==> flow/design.v <==
module ethernet_header_parser (
    tdata,
    clk,
    tvalid,
    dst_mac,
    src_mac,
    eth_type,
    valid
);
    input [63:0] tdata;
    input clk;
    input tvalid;
    output [47:0] dst_mac;
    output [47:0] src_mac;
    output [15:0] eth_type;
    output valid;
    wire _23 = 1'b0;
    wire _22 = 1'b0;
    wire _20 = 1'b1;
    wire _19 = 1'b0;
    wire _18 = 1'b0;
    wire _17 = 1'b0;
    reg _21;
    wire _1;
    reg _24;
    wire [15:0] _26 = 16'b0000000000000000;
    wire [15:0] _25 = 16'b0000000000000000;
    wire [7:0] _29;
    wire [7:0] _28;
    wire [15:0] _30;
    reg [15:0] _31;
    wire [15:0] _3;
    reg [15:0] _27;
    wire [47:0] _33 = 48'b000000000000000000000000000000000000000000000000;
    wire [47:0] _32 = 48'b000000000000000000000000000000000000000000000000;
    wire [7:0] _43;
    wire [7:0] _42;
    wire [7:0] _41;
    wire [7:0] _40;
    wire [15:0] _39;
    wire [47:0] _44;
    wire [31:0] _37 = 32'b00000000000000000000000000000000;
    wire [7:0] _36;
    wire [7:0] _35;
    wire [47:0] _38;
    reg [47:0] _45;
    wire [47:0] _5;
    reg [47:0] _34;
    wire [47:0] _56 = 48'b000000000000000000000000000000000000000000000000;
    wire [47:0] _55 = 48'b000000000000000000000000000000000000000000000000;
    wire [7:0] _63;
    wire [7:0] _62;
    wire [7:0] _61;
    wire [7:0] _60;
    wire [7:0] _59;
    wire [7:0] _58;
    wire [47:0] _64;
    wire vdd = 1'b1;
    wire [1:0] _14 = 2'b00;
    wire [1:0] _13 = 2'b00;
    wire [1:0] _53;
    wire [1:0] _51 = 2'b11;
    wire [1:0] _52;
    wire [1:0] _49 = 2'b10;
    wire [1:0] _50;
    wire [1:0] _47 = 2'b01;
    wire [1:0] _46 = 2'b00;
    wire [1:0] _48;
    reg [1:0] _54;
    wire [1:0] _10;
    reg [1:0] _16;
    reg [47:0] _65;
    wire [47:0] _11;
    reg [47:0] _57;
    always @* begin
        case (_16)
        0: _21 <= _17;
        1: _21 <= _18;
        2: _21 <= _19;
        default: _21 <= _20;
        endcase
    end
    assign _1 = _21;
    always @(posedge clk) begin
        _24 <= _1;
    end
    assign _29 = tdata[47:40];
    assign _28 = tdata[39:32];
    assign _30 = { _28, _29 };
    always @* begin
        case (_16)
        0: _31 <= _27;
        1: _31 <= _27;
        2: _31 <= _30;
        default: _31 <= _27;
        endcase
    end
    assign _3 = _31;
    always @(posedge clk) begin
        _27 <= _3;
    end
    assign _43 = tdata[31:24];
    assign _42 = tdata[23:16];
    assign _41 = tdata[15:8];
    assign _40 = tdata[7:0];
    assign _39 = _34[47:32];
    assign _44 = { _39, _40, _41, _42, _43 };
    assign _36 = tdata[63:56];
    assign _35 = tdata[55:48];
    assign _38 = { _35, _36, _37 };
    always @* begin
        case (_16)
        0: _45 <= _34;
        1: _45 <= _38;
        2: _45 <= _44;
        default: _45 <= _34;
        endcase
    end
    assign _5 = _45;
    always @(posedge clk) begin
        _34 <= _5;
    end
    assign _63 = tdata[47:40];
    assign _62 = tdata[39:32];
    assign _61 = tdata[31:24];
    assign _60 = tdata[23:16];
    assign _59 = tdata[15:8];
    assign _58 = tdata[7:0];
    assign _64 = { _58, _59, _60, _61, _62, _63 };
    assign _53 = tvalid ? _51 : _46;
    assign _52 = tvalid ? _51 : _49;
    assign _50 = tvalid ? _49 : _47;
    assign _48 = tvalid ? _47 : _46;
    always @* begin
        case (_16)
        0: _54 <= _48;
        1: _54 <= _50;
        2: _54 <= _52;
        default: _54 <= _53;
        endcase
    end
    assign _10 = _54;
    always @(posedge clk) begin
        _16 <= _10;
    end
    always @* begin
        case (_16)
        0: _65 <= _57;
        1: _65 <= _64;
        2: _65 <= _57;
        default: _65 <= _57;
        endcase
    end
    assign _11 = _65;
    always @(posedge clk) begin
        _57 <= _11;
    end
    assign dst_mac = _57;
    assign src_mac = _34;
    assign eth_type = _27;
    assign valid = _24;
endmodule
Step by step through the tools: ethernet_header_parser

What the tools print for ethernet_header_parser, step after step.
Lines are those of the file above, counted from 1.
Cell names lack the library's common part.
A cell with n/a has no value.

Design top: ethernet_header_parser
Clock port: clk
Standard-cell library: sky130hd
Corner: tt_025C_1v80

Word level

Counts by Yosys on the flattened word-level netlist (proc, flatten, opt, wreduce; memories kept). Register bits leave out memories and registers merged into their read ports (data or address). Print and check cells are left out.

Elaborated cells: 20
Bits in read-only memories: 0
Bits in latches: 0
Output and inout port bits: 113
Word width x clocked read ports: 0
Bits in registers: 115
Memories kept: 0
Memory bits (writable): 0

Add/subtract/negate cells: 0
Multiplexer cells: 7
$mul: 0
Bitwise gates (word level): 1
Reduce/logical cells: 4
Shifts and indexed selects: 0
Div/mod/pow operators: 0
$lt $le $gt $ge: 0
Eq/ne operators: 2

Operators with widths:

| cell                                           | count |
| parallel mux 48 bit (select 2 bit)             | 1 |
| parallel mux 2 bit (select 3 bit)              | 1 |
| 2-to-1 mux 2 bit                               | 2 |
| OR reduction 3 bit                             | 1 |
| 2-to-1 mux 1 bit                               | 3 |
| == test 2 x 1 -> 1 bit (second input constant) | 1 |
| == test 2 bit (second input constant)          | 1 |
| zero test 2 bit                                | 1 |
| AND reduction 2 bit                            | 1 |
| nonzero test 2 bit                             | 1 |
| NOT 1 bit                                      | 1 |

Depth

Longest topological path by Yosys (ltp), each cell counted once; first at word level (registers and memories cut), then after technology mapping (sequential cells cut; the memories' decode and read muxes count).

Depth in word-level cells: 3
ABC_AREA: 0
Mapped depth: 2
Mapped depth without buffers: 1

Netlist

The flow's flattened synthesis, as Yosys stat reports it; memories are mapped. The netlist is that of the ABC_AREA named above (0 if unset); the other value can give another one.
Totals and module areas in this step are rounded.

Cells by type:

| type     | count | area in all (µm²) |
| edfxtp_1 | 114   | 3.42E+03 |
| and2_1   | 32    | 200.192 |
| nor2b_1  | 17    | 106.352 |
| dfxtp_1  | 3     | 60.058 |
| clkbuf_2 | 3     | 15.014 |
| o21ba_2  | 1     | 10.01 |
| buf_4    | 1     | 7.507 |
| o21a_1   | 1     | 7.507 |
| or2_1    | 1     | 6.256 |
| buf_2    | 1     | 5.005 |
| nor3_1   | 1     | 5.005 |

Buffer cells: 5
Cell area after synthesis: 3846 µm²
Sequential area: 3483 µm²
Flip-flops: 117
Mapped cells: 175

Worst setup path after synthesis

Source: OpenSTA report_checks on the synthesized netlist (no wires, ideal clock, input and output delay 20% of the period each), path of least setup slack; recovery checks are left aside. Register names are those of the netlist, which keeps one name where synthesis merged equal registers.

Path kind: register to register
Start: register (no name shown)
End: register _34[32]
Path buffers: 0
Period: 4.12 ns
Library setup time: 0.390 ns
Stages on the path: 2
Arrival: 2.228 ns
Setup slack: 1.502 ns
Path delay: 2.618 ns
Period reached after synthesis: 2.618 ns

"path delay" is the arrival time less input delay plus setup time.
"stages on the path": output pins that drive a net of the path, with the launching flip-flop's if there is one; two outputs of one cell count as two.
"period reached after synthesis" is the clock period less the worst setup slack; recovery checks do not enter. This is arithmetic on one report: input and output delays are still those of the set period (20% each).

Cell sequence: edfxtp_1 -> nor2b_1

Ends and longest elaborated chain, after synthesis:

| element          | RTL line | text |
| end: assignment  | 121      | `_34 <= _5;` |
| end: declaration | 48       | `reg [47:0] _34;` |

Chain of elaborated cells between the ends: none given.

Path in the finished layout

Path of least setup slack in the final report of flow run 1 (OpenROAD, finished layout, wires in). Where an end is a register, its clock arrival counts in the times.

Path kind: register to output
Start: register _34[22]
End: output port src_mac[22]
Period: 3.24 ns
Setup slack: 1.32 ns
Arrival: 1.28 ns
Path buffers: 1
Stages on the path: 2

Cell sequence: edfxtp_1 -> clkdlybuf4s50_1
Cells in the longest elaborated chain: 0

Ends and longest elaborated chain, after layout:

| element            | RTL line | text |
| start: declaration | 48       | `reg [47:0] _34;` |
| start: assignment  | 121      | `_34 <= _5;` |
| end: declaration   | 14       | `output [47:0] src_mac;` |

Subject: ethernet_header_parser on sky130hd, stored results

Hello all,

Top module ethernet_header_parser; platform sky130hd; tools Yosys and OpenROAD; 2 stored runs in no particular order. Input and output delays are each 20% of the period that was set; the output load is 0.01 pF.
"achieved period" is the run's clock period less its worst setup slack. It is reckoned from that one timing run; input and output delays stay at 20% of the period that was set.
"allowed time less slack (worst setup path)" is the time allowed to the run's worst setup path (the clock period less input and output delay, where it has them) less its slack. Clock arrival times count: a late capture clock shortens it, a late launch clock lengthens it.
"total power after layout": no workload was simulated; the value follows from the tool's default switching activity.
Values from the reports are rounded here.

## Flow run 1

==> flow/run.sh <==
#!/bin/bash
# the make line also repeats the synthesis and layout settings of config.mk as NAME=value (left out here)
make -C /OpenROAD-flow-scripts/flow DESIGN_CONFIG=/design/flow/config.mk WORK_HOME=/design/flow/orfs CLKGATE_MAP_FILE= finish
==> flow/config.mk <==
export PLATFORM = sky130hd
export DESIGN_NAME = ethernet_header_parser
export DESIGN_NICKNAME = ethernet_header_parser
export VERILOG_FILES = /design/flow/design.v
export SDC_FILE = /design/flow/constraint.sdc
export NUM_CORES = 4
export LEC_CHECK = 0
export CAP_MARGIN = 20
export CORE_MARGIN = 2
export CORE_UTILIZATION = 34
export SLEW_MARGIN = 20
==> flow/constraint.sdc <==
create_clock -name core_clock -period 3.24 [get_ports {clk}]
set_input_delay 0.6480 -clock core_clock [delete_from_list [all_inputs] [get_ports {clk}]]
set_output_delay 0.6480 -clock core_clock [all_outputs]
set_load 0.01 [all_outputs]

| result of flow run 1 | value |
|---|---|
| smallest hold slack | 0.434 ns |
| area of the die | 12180 µm² |
| achieved period | 1.924 ns |
| standard-cell area after routing | 6316 µm² |
| utilization of the finished layout | 0.578 |
| chip area after synthesis (Yosys) | 3846 µm² |
| total negative setup slack | 0.000 ns |
| smallest setup slack | 1.316 ns |
| total power after layout | 3.771 mW |
| allowed time less slack (worst setup path) | 1.28 ns |
| kind of the worst setup path | register to output |

## Flow run 2

==> flow/run.sh <==
#!/bin/bash
# the make line also repeats the synthesis and layout settings of config.mk as NAME=value (left out here)
make -C /OpenROAD-flow-scripts/flow DESIGN_CONFIG=/design/flow/config.mk WORK_HOME=/design/flow/orfs CLKGATE_MAP_FILE= finish
==> flow/config.mk <==
export PLATFORM = sky130hd
export DESIGN_NAME = ethernet_header_parser
export DESIGN_NICKNAME = ethernet_header_parser
export VERILOG_FILES = /design/flow/design.v
export SDC_FILE = /design/flow/constraint.sdc
export NUM_CORES = 4
export LEC_CHECK = 0
export CAP_MARGIN = 20
export CELL_PAD_IN_SITES_DETAIL_PLACEMENT = 1
export CELL_PAD_IN_SITES_GLOBAL_PLACEMENT = 0
export CORE_MARGIN = 2
export CORE_UTILIZATION = 65
export CTS_CLUSTER_DIAMETER = 101
export GPL_ROUTABILITY_DRIVEN = 0
export GPL_TIMING_DRIVEN = 1
export HOLD_SLACK_MARGIN = 0.23
export PLACE_DENSITY_LB_ADDON = 0.02
export SLEW_MARGIN = 20
==> flow/constraint.sdc <==
create_clock -name core_clock -period 2.82 [get_ports {clk}]
set_input_delay 0.5640 -clock core_clock [delete_from_list [all_inputs] [get_ports {clk}]]
set_output_delay 0.5640 -clock core_clock [all_outputs]
set_load 0.01 [all_outputs]

Flow run 2: unfinished; tool error in placement

Thanks
